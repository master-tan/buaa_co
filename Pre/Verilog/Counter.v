==> flow/design.v <==
`timescale 1ns / 1ps
module Counter(
	input Clk,
    input Reset,
    input Slt,
    input En,
    output reg [63:0] Output0,
    output reg [63:0] Output1
    );
    initial
    begin
        Output0 <= 0;
        Output1 <= 0;
        cnt <= 0;
    end
    reg [2:0] cnt;
    always @(posedge Clk) begin
        if (Reset==1) begin
            Output0 <= 0;
            Output1 <= 0;
            cnt <= 0;
        end
        else begin
            if (En==1) begin
                if (Slt==0) begin
                    Output0 <= Output0 + 1;
                end
                else begin
                    if (cnt==3) begin
                        cnt <= 0;
                        Output1 <= Output1 + 1;
                    end
                    else begin
                        cnt <= cnt + 1;
                    end
                end
            end
        end
    end
endmodule
**Tool chain data of Counter**

The steps from the RTL of Counter to its reports follow in flow order.
Lines are those of the file above, counted from 1.
Operators carry their Yosys type and port widths (W data, S select, Z words).
Library cell names are shortened.
Not given: -

- Top module: Counter
- Clock: Clk
- Library: sky130hd
- Library corner: tt_025C_1v80

**Elaborated design**

Counts by Yosys on the flattened word-level netlist (proc, flatten, opt, wreduce; memories kept). Register bits leave out memories and registers merged into their read ports (data or address); mux counts leave out enables and synchronous resets folded into registers. Print and check cells are left out. Cells with the same type and inputs are merged into one.

- Register bits: 131

- Bitwise logic cells: 1
- Multiplexer cells: 1
- Equal/unequal tests: 1
- Add/sub/neg operators: 3
- Reduce/logical cells: 3

Operator list:

| operator | count |
|---|---|
| $add A64 B1 Y64 const B | 2 |
| $reduce_and A2 Y1 | 2 |
| $add A3 B1 Y3 const B | 1 |
| $eq A3 B2 Y1 const B | 1 |
| $reduce_and A3 Y1 | 1 |
| $mux W3 | 1 |
| $not A1 Y1 | 1 |

**Depth**

Yosys ltp: most cells in a row. Word level: on the elaborated netlist, between registers, memories and ports. Mapped: between sequential cells and ports; inverters and the memories' decode and read muxes count.

- Word-level depth: 2
- ABC_AREA: 1
- Depth in mapped cells: 12

**Mapped cells and area**

Yosys stat after the flow's synthesis: flattened, memories mapped to cells. It holds for the ABC_AREA given above (unset counts as 0); a run with the other value may have another netlist.
Totals and module areas in this step are rounded.

- Cell count: 1243
- Sequential area: 2620 um^2
- Synthesis area: 7680 um^2
- Mapped flip-flops: 131

Cells by type:

| type | count |
|---|---|
| dfxtp_1 | 131 |
| nand2_1 | 309 |
| nor2_1 | 274 |
| inv_1 | 141 |
| nand3_1 | 98 |
| a21oi_1 | 61 |
| nand4_1 | 31 |
| o21ai_0 | 38 |
| nor2_2 | 28 |
| nor2_4 | 15 |
| nor3_1 | 23 |
| xor2_1 | 9 |
| xnor2_1 | 8 |
| nand2_2 | 11 |
| clkbuf_1 | 12 |
| o21a_1 | 6 |
| nor2_8 | 2 |
| ha_1 | 3 |

Not listed: further types 22, cells in them 43.

**Worst setup path after synthesis**

Source: OpenSTA report_checks on the synthesized netlist (no wires, ideal clock, input and output delay 20% of the period each), path of least setup slack; recovery checks are left aside. Register names are those of the netlist, which keeps one name where synthesis merged equal registers.

- Kind: reg2reg
- Start: reg Output1[0]
- End: reg Output1[38]
- Launch time at the first pin: 0 ps
- Slack: 1032 ps
- Delay of the path: 1587 ps
- Driving pins on the path: 10
- Clock period: 2620 ps
- Arrival time: 1472 ps
- Period reached after synthesis: 1588 ps

"delay of the path" = arrival - input delay + setup time.
"driving pins on the path": output pins that drive a net of the path, with the launching flip-flop's if there is one; two outputs of one cell count as two.
"period reached after synthesis" is the clock period less the worst setup slack; recovery checks do not enter. This is arithmetic on one report: input and output delays are still those of the set period (20% each).
Between the ends stands the longest chain of elaborated cells between them, by number of cells; it is not shown to be the way that was timed. Of several equally long chains one is given.
Each line given opens the expression or statement behind the cell; cells for indexed reads and writes are added by Yosys, which also makes memories of some case tables.

- Cell sequence: dfxtp_1 -> ha_1 -> nand3_2 -> nor2_2 -> inv_1 -> nor2_1 -> nand2_1 -> nor2_2 -> nand2_1 -> and3_1
- Length of the longest elaborated chain: 1
- Elaborated cells between the ends (all ways): 1
- Those cells by class: add/sub (1)

RTL lines, path post-synthesis:

| what | line | source |
|---|---|---|
| from (decl) | 8 | `output reg [63:0] Output1` |
| from (assign) | 20 | `Output1 <= 0;` |
| from (assign) | 31 | `Output1 <= Output1 + 1;` |
| $add A64 B1 Y64 | 31 |  |
| to (assign) | 20 |  |
| to (assign) | 31 |  |
| to (decl) | 8 |  |

**Timing after layout**

From the final timing report of stored run 1: the path of least setup slack in the routed layout; clock arrival at registers is part of the times.
The path's times are printed in steps of 10 ps; the period is the one set.

- Kind: in2reg
- Start: in En
- End: reg Output0[49]
- Arrival time: 2880 ps
- Driving pins on the path: 10
- Clock period: 4500 ps
- Launch time at the first pin: 900 ps
- External input delay: 900 ps
- Slack: 1920 ps

Between the ends stands the longest chain of elaborated cells between them, by number of cells; it is not shown to be the way that was timed. Of several equally long chains one is given.

- Cell sequence: clkdlybuf4s50_1 -> nand2_1 -> inv_2 -> nand2_1 -> nor2_1 -> nand2_1 -> nor2_1 -> nand3_1 -> nand2_1 -> nor2_1
- Length of the longest elaborated chain: 1
- Elaborated cells between the ends (all ways): 1
- Those cells by class: reduce/logical (1)

RTL lines, path after layout:

| what | line | source |
|---|---|---|
| from (decl) | 6 | `input En,` |
| $reduce_and A2 Y1 | - |  |
| to (assign) | 19 | `Output0 <= 0;` |
| to (assign) | 26 | `Output0 <= Output0 + 1;` |
| to (decl) | 7 | `output reg [63:0] Output0,` |

Lab notebook: Counter

Module Counter, platform sky130hd: 2 stored runs of the flow (Yosys, OpenROAD) with differing settings, in no particular order. Input and output delays are each 20% of the period that was set; the output load is 0.01 pF.
"period reached" means the clock period less the worst setup slack. The figure is calculated, with input and output delays left at 20% of the set period.
"total power after layout" rests on the timing tool's default activity at the inputs, not on a simulated workload.
Results are given in rounded form.

### Stored run 1

==> flow/run.sh <==
#!/bin/bash
# the make line also repeats the synthesis and layout settings of config.mk as NAME=value (left out here)
make -C /OpenROAD-flow-scripts/flow DESIGN_CONFIG=/design/flow/config.mk WORK_HOME=/design/flow/orfs CLKGATE_MAP_FILE= finish
==> flow/config.mk <==
export PLATFORM = sky130hd
export DESIGN_NAME = Counter
export DESIGN_NICKNAME = Counter
export VERILOG_FILES = /design/flow/design.v
export SDC_FILE = /design/flow/constraint.sdc
export NUM_CORES = 4
export LEC_CHECK = 0
export ABC_AREA = 1
export CAP_MARGIN = 5
export CELL_PAD_IN_SITES_DETAIL_PLACEMENT = 0
export CELL_PAD_IN_SITES_GLOBAL_PLACEMENT = 0
export CORE_MARGIN = 2
export CORE_UTILIZATION = 24
export GPL_ROUTABILITY_DRIVEN = 0
export MAX_ROUTING_LAYER = met4
export SETUP_SLACK_MARGIN = 1.33
export SLEW_MARGIN = 35
==> flow/constraint.sdc <==
create_clock -name core_clock -period 4.5 [get_ports {Clk}]
set_input_delay 0.9000 -clock core_clock [delete_from_list [all_inputs] [get_ports {Clk}]]
set_output_delay 0.9000 -clock core_clock [all_outputs]
set_load 0.01 [all_outputs]

Results of stored run 1:
- Utilization in the final report: 0.315
- Post-route setup TNS: 0 ps
- Smallest setup slack: 1920 ps
- Standard-cell area after routing: 9950 um^2
- Die area: 33400 um^2
- Yosys chip area after synthesis: 7680 um^2
- Total power after layout: 2530 µW
- Worst hold slack after layout: 456 ps
- Period reached: 2578 ps

### Stored run 2

==> flow/run.sh <==
#!/bin/bash
# the make line also repeats the synthesis and layout settings of config.mk as NAME=value (left out here)
make -C /OpenROAD-flow-scripts/flow DESIGN_CONFIG=/design/flow/config.mk WORK_HOME=/design/flow/orfs CLKGATE_MAP_FILE= finish
==> flow/config.mk <==
export PLATFORM = sky130hd
export DESIGN_NAME = Counter
export DESIGN_NICKNAME = Counter
export VERILOG_FILES = /design/flow/design.v
export SDC_FILE = /design/flow/constraint.sdc
export NUM_CORES = 4
export LEC_CHECK = 0
export CAP_MARGIN = 20
export CORE_MARGIN = 2
export CORE_UTILIZATION = 72
export CTS_CLUSTER_DIAMETER = 215
export CTS_CLUSTER_SIZE = 87
export MIN_ROUTING_LAYER = met2
export PLACE_DENSITY_LB_ADDON = 0.23
export SETUP_SLACK_MARGIN = 0.3
export SLEW_MARGIN = 20
==> flow/constraint.sdc <==
create_clock -name core_clock -period 1.85 [get_ports {Clk}]
set_input_delay 0.3700 -clock core_clock [delete_from_list [all_inputs] [get_ports {Clk}]]
set_output_delay 0.3700 -clock core_clock [all_outputs]
set_load 0.01 [all_outputs]

Outcome of stored run 2: no final report: placement broke off with FLW-0024
